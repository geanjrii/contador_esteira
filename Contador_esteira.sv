==> flow/design.v <==
module Contador_esteira(clk, sensor, rst, parada, perigo, continuar, display_c , display_i, LED_vm, LED_vd);
	input logic clk, sensor, rst, parada, perigo, continuar;
	output logic [6:0] display_c , display_i;
	output logic LED_vm, LED_vd;
	reg [3:0] cont_c, cont_i;	 
	reg [2:0] auto_p;		 
	reg [1:0] funcionamento;	 
	parameter espera = 2'b00, emergencia = 2'b01, atividade = 2'b10;
	initial funcionamento <= espera;
	always_ff @ (posedge clk, posedge rst) begin	 
		if(rst)	begin		 
			cont_c <= 4'b0;
			cont_i <= 4'b0;
			auto_p <= 3'b0;
		end
		else begin		
			case(funcionamento)	 
				espera: begin
					LED_vd <= 0;
					LED_vm <= 0;
					funcionamento <= continuar ? atividade : espera;
				end
				emergencia: begin
					LED_vm <= 1;
					LED_vd <= 0;
					funcionamento <= continuar ? atividade : emergencia;
				end						
				atividade: begin
					LED_vd <= 1;
					LED_vm <= 0;
					cont_c <= cont_c + 1;
					if(perigo) funcionamento <= emergencia;
					else if(parada | (auto_p >= 3'b101)) funcionamento <= espera;
					else begin
						funcionamento <= atividade;
							if(sensor) begin
								cont_i <= cont_i + 1;
								auto_p <= 0;
							end
							else
								auto_p <= auto_p + 1;
							end
					end
			endcase
		end   
	end 
	always_comb begin	 
		case(cont_c)					 
			4'b0000: display_c = 7'b1111110;	 
			4'b0001: display_c = 7'b0110000;	 
			4'b0010: display_c = 7'b1101101;	 
			4'b0011: display_c = 7'b1111001;	 
			4'b0100: display_c = 7'b0110011;	 
			4'b0101: display_c = 7'b1011011;	 
			4'b0110: display_c = 7'b1011111;	 
			4'b0111: display_c = 7'b1110000;	 
			4'b1000: display_c = 7'b1111111;	 
			4'b1001: display_c = 7'b1111011;	 
			4'b1010: display_c = 7'b1110111;	 
			4'b1011: display_c = 7'b0011111;	 
			4'b1100: display_c = 7'b1001110;	 
			4'b1101: display_c = 7'b0111101;	 
			4'b1110: display_c = 7'b1001111;	 
			4'b1111: display_c = 7'b1000111;	 
			default: display_c = 7'b0000001;	 
		endcase
		case(cont_i)					 
			4'b0000: display_i = 7'b1111110;	 
			4'b0001: display_i = 7'b0110000;	 
			4'b0010: display_i = 7'b1101101;	 
			4'b0011: display_i = 7'b1111001;	 
			4'b0100: display_i = 7'b0110011;	 
			4'b0101: display_i = 7'b1011011;	 
			4'b0110: display_i = 7'b1011111;	 
			4'b0111: display_i = 7'b1110000;	 
			4'b1000: display_i = 7'b1111111;	 
			4'b1001: display_i = 7'b1111011;	 
			4'b1010: display_i = 7'b1110111;	 
			4'b1011: display_i = 7'b0011111;	 
			4'b1100: display_i = 7'b1001110;	 
			4'b1101: display_i = 7'b0111101;	 
			4'b1110: display_i = 7'b1001111;	 
			4'b1111: display_i = 7'b1000111;	 
			default: display_i = 7'b0000001;	 
		endcase
	end
endmodule 
### Reports on Contador_esteira

What the tools print for Contador_esteira, step after step.
Line numbers count from 1 in the design file above.
Library cell names are shortened.
Not given: --

* top: Contador_esteira
* clock input: clk
* cell library: sky130hd
* library corner: tt_025C_1v80

### Word level

Counts by Yosys on the flattened word-level netlist (proc, flatten, opt, wreduce; memories kept). Register bits leave out memories and registers merged into their read ports (data or address). Print and check cells are left out. Cells with the same type and inputs are merged into one.
Yosys's memory passes give these memory sizes; they may raise the number of words (mostly to a power of two), join words into wider ones and drop unused or constant bits.

* ROM bits: 224
* memories kept: 2
* register bits after elaboration: 15
* output and inout bits: 16

Memories
* (no name shown): depth 16, width 7, read ports 1, write ports 0, RTL line 48 `case(cont_c)`
* (no name shown): depth 16, width 7, read ports 1, write ports 0, RTL line 67 `case(cont_i)`

* magnitude comparators: 1
* reduce/logical cells: 11
* add/subtract/negate cells: 3
* multiplexer cells: 8
* equality and inequality tests: 2
* bitwise operators: 4

Operators by type and width (number)
* adder 4 x 1 -> 4 bit with constant B: 2
* 2-to-1 mux 2 bit: 4
* AND reduction 2 bit: 3
* parallel mux 2 bit (select 3 bit): 1
* nonzero test 2 bit: 2
* OR reduction 2 bit: 2
* AND reduction 4 bit: 1
* parallel mux 1 bit (select 2 bit): 2
* NOT 1 bit: 3
* adder 3 x 1 -> 3 bit with constant B: 1
* >= comparator 3 bit with constant B: 1
* AND reduction 3 bit: 1
* nonzero test 3 bit: 1
* 2-to-1 mux 3 bit: 1
* == test 2 x 1 -> 1 bit with constant B: 1
* == test 2 bit with constant B: 1
* logical NOT 2 bit: 1
* OR 1 bit: 1

### Logic depth

Depth = most cells in a row (Yosys ltp): at word level without a register or memory, in the mapped netlist without a sequential cell, where the memories' decode and read muxes count.

* depth in word-level cells: 5
* ABC_AREA: 0
* depth in mapped cells: 6
* mapped depth without buffers: 5

### Mapped cells and area

Yosys stat after the flow's synthesis: flattened, memories mapped to cells. It holds for the ABC_AREA given above (unset counts as 0); a run with the other value may have another netlist.
Totals and module areas in this step are rounded.

* buffers: 5
* standard cells after synthesis: 134
* mapped area: 1280 µm²
* sequential part of the area: 395 µm²
* flip-flop cells: 15

Cells by type
* dfrtp_1: number 11, total area 275.264 µm²
* ha_1: number 22, total area 275.264 µm²
* edfxtp_1: number 4, total area 120.115 µm²
* inv_1: number 17, total area 63.811 µm²
* o21ai_0: number 11, total area 55.053 µm²
* mux4_2: number 2, total area 45.043 µm²
* xnor2_1: number 5, total area 43.792 µm²
* a21oi_1: number 7, total area 35.034 µm²
* nand2_1: number 9, total area 33.782 µm²
* nor2b_1: number 5, total area 31.28 µm²
* mux2_4: number 2, total area 30.029 µm²
* nor2_1: number 8, total area 30.029 µm²
* a22oi_1: number 3, total area 22.522 µm²
* o31ai_4: number 1, total area 21.27 µm²
* mux2i_1: number 2, total area 20.019 µm²
* o32a_1: number 2, total area 20.019 µm²
* nand2b_1: number 3, total area 18.768 µm²
* nand4_1: number 3, total area 18.768 µm²

Not listed: further types 13, cells in them 17.

### Worst setup path after synthesis

Source: OpenSTA report_checks on the synthesized netlist (no wires, ideal clock, input and output delay 20% of the period each), path of least setup slack; recovery checks are left aside. Register names are those of the netlist, which keeps one name where synthesis merged equal registers.

* kind: register to output
* from: reg cont_c[0]
* to: out display_c[3]
* data arrival time: 1.417 ns
* slack: 0.471 ns
* data required time: 1.888 ns
* output delay: 0.472 ns
* delay of the path: 1.417 ns
* clock period: 2.36 ns
* stages: 6
* launch time at the first pin: 0.000 ns
* synthesis period reached: 1.889 ns

"delay of the path" = arrival - input delay + setup time.
At an output port there is no setup time.
"stages" counts driving pins, that of a launching flip-flop among them; a cell with two outputs on the path counts twice.
"synthesis period reached" = period - worst setup slack (recovery checks aside). The figure is calculated, with input and output delays left at 20% of the set period.
Between the ends stands the longest chain of elaborated cells between them, by number of cells; it is not shown to be the way that was timed. Of several equally long chains one is given.
Each line given opens the expression or statement behind the cell; cells for indexed reads and writes are added by Yosys, which also makes memories of some case tables.
The chain passes a memory read, where the word-level depth is cut; so it can be longer than that depth.

* cell sequence: dfrtp_1 inv_1 ha_1 inv_1 mux4_2 inv_1
* length of the longest elaborated chain: 1

RTL lines, path after synthesis
* from (decl): RTL line 5 `reg [3:0] cont_c, cont_i;`
* from (assign): RTL line 12 `cont_c <= 4'b0;`
* from (assign): RTL line 31 `cont_c <= cont_c + 1;`
* memory read (16 x 7 bit): RTL line 48 `case(cont_c)`
* to (decl): RTL line 3 `output logic [6:0] display_c , display_i;`

### Timing after layout

Path of least setup slack in the final report of run A (OpenROAD, finished layout, wires in). Where an end is a register, its clock arrival counts in the times.

* kind: register to output
* from: reg cont_c[1]
* to: out display_c[3]
* clock period: 2.18 ns
* output delay: 0.44 ns
* slack: 0.06 ns
* data arrival time: 1.69 ns
* launch time at the first pin: 0.24 ns
* data required time: 1.74 ns
* stages: 7

Between the ends stands the longest chain of elaborated cells between them, by number of cells; it is not shown to be the way that was timed. Of several equally long chains one is given.
The chain passes a memory read, where the word-level depth is cut; so it can be longer than that depth.

* cell sequence: dfrtp_2 buf_6 buf_6 ha_4 mux4_2 inv_2 buf_6
* length of the longest elaborated chain: 1

RTL lines, path post-layout
* from (decl): RTL line 5 `reg [3:0] cont_c, cont_i;`
* from (assign): RTL line 12 `cont_c <= 4'b0;`
* from (assign): RTL line 31 `cont_c <= cont_c + 1;`
* memory read (16 x 7 bit): RTL line 48 `case(cont_c)`
* to (decl): RTL line 3 `output logic [6:0] display_c , display_i;`

# Flow runs of Contador_esteira

Stored flow runs of Contador_esteira (2 of them; Yosys, OpenROAD, sky130hd). They differ in their settings and are not a sequence. Constraints: input delay and output delay 20% of the set period each, output load 0.01 pF.
"achieved period" = clock period - worst setup slack. The figure is calculated, with input and output delays left at 20% of the set period.
By "worst setup path time" is meant the share of the clock period that the worst setup path is allowed (20% is reserved at inputs, 20% at outputs), minus its slack. Clock arrival times at its registers enter into it.
By "total power of the final layout" is meant OpenSTA's value without simulated activity: inputs other than the clock are taken to toggle once in ten clock periods, and the tool carries that through the logic.
Results are given in rounded form.

### Run A

Settings: `period_ns=2.18`, `CORE_UTILIZATION=18`, `SETUP_SLACK_MARGIN=0.56`, `PLACE_DENSITY_LB_ADDON=0.06`, `CELL_PAD_IN_SITES_DETAIL_PLACEMENT=0`, `TNS_END_PERCENT=100`, `CTS_CLUSTER_SIZE=98`, `CTS_CLUSTER_DIAMETER=53`, `CAP_MARGIN=10`, `CORE_MARGIN=2`, `SLEW_MARGIN=20`

- Achieved period: 2.124 ns
- Total power of the final layout: 2.83 mW
- Utilization in the final report: 30.2%
- Total negative slack: 0.000 ns
- Standard-cell area after layout: 2060 µm²
- Worst setup path time: 1.69 ns
- Critical path type: register to output
- Smallest setup slack: 0.056 ns
- Chip area after synthesis (Yosys): 1280 µm²
- Full die area: 7790 µm²

### Run B

Settings: `period_ns=3.41`, `CORE_UTILIZATION=30`, `CELL_PAD_IN_SITES_GLOBAL_PLACEMENT=2`, `CELL_PAD_IN_SITES_DETAIL_PLACEMENT=1`, `ABC_AREA=1`, `GPL_TIMING_DRIVEN=0`, `CTS_CLUSTER_SIZE=72`, `CAP_MARGIN=35`, `MAX_ROUTING_LAYER=met5`, `CORE_MARGIN=2`, `SLEW_MARGIN=20`

- Achieved period: 2.857 ns
- Total power of the final layout: 1.25 mW
- Utilization in the final report: 39.4%
- Total negative slack: 0.000 ns
- Standard-cell area after layout: 1590 µm²
- Worst setup path time: 2.17 ns
- Critical path type: register to output
- Smallest setup slack: 0.553 ns
- Chip area after synthesis (Yosys): 1270 µm²
- Full die area: 4770 µm²
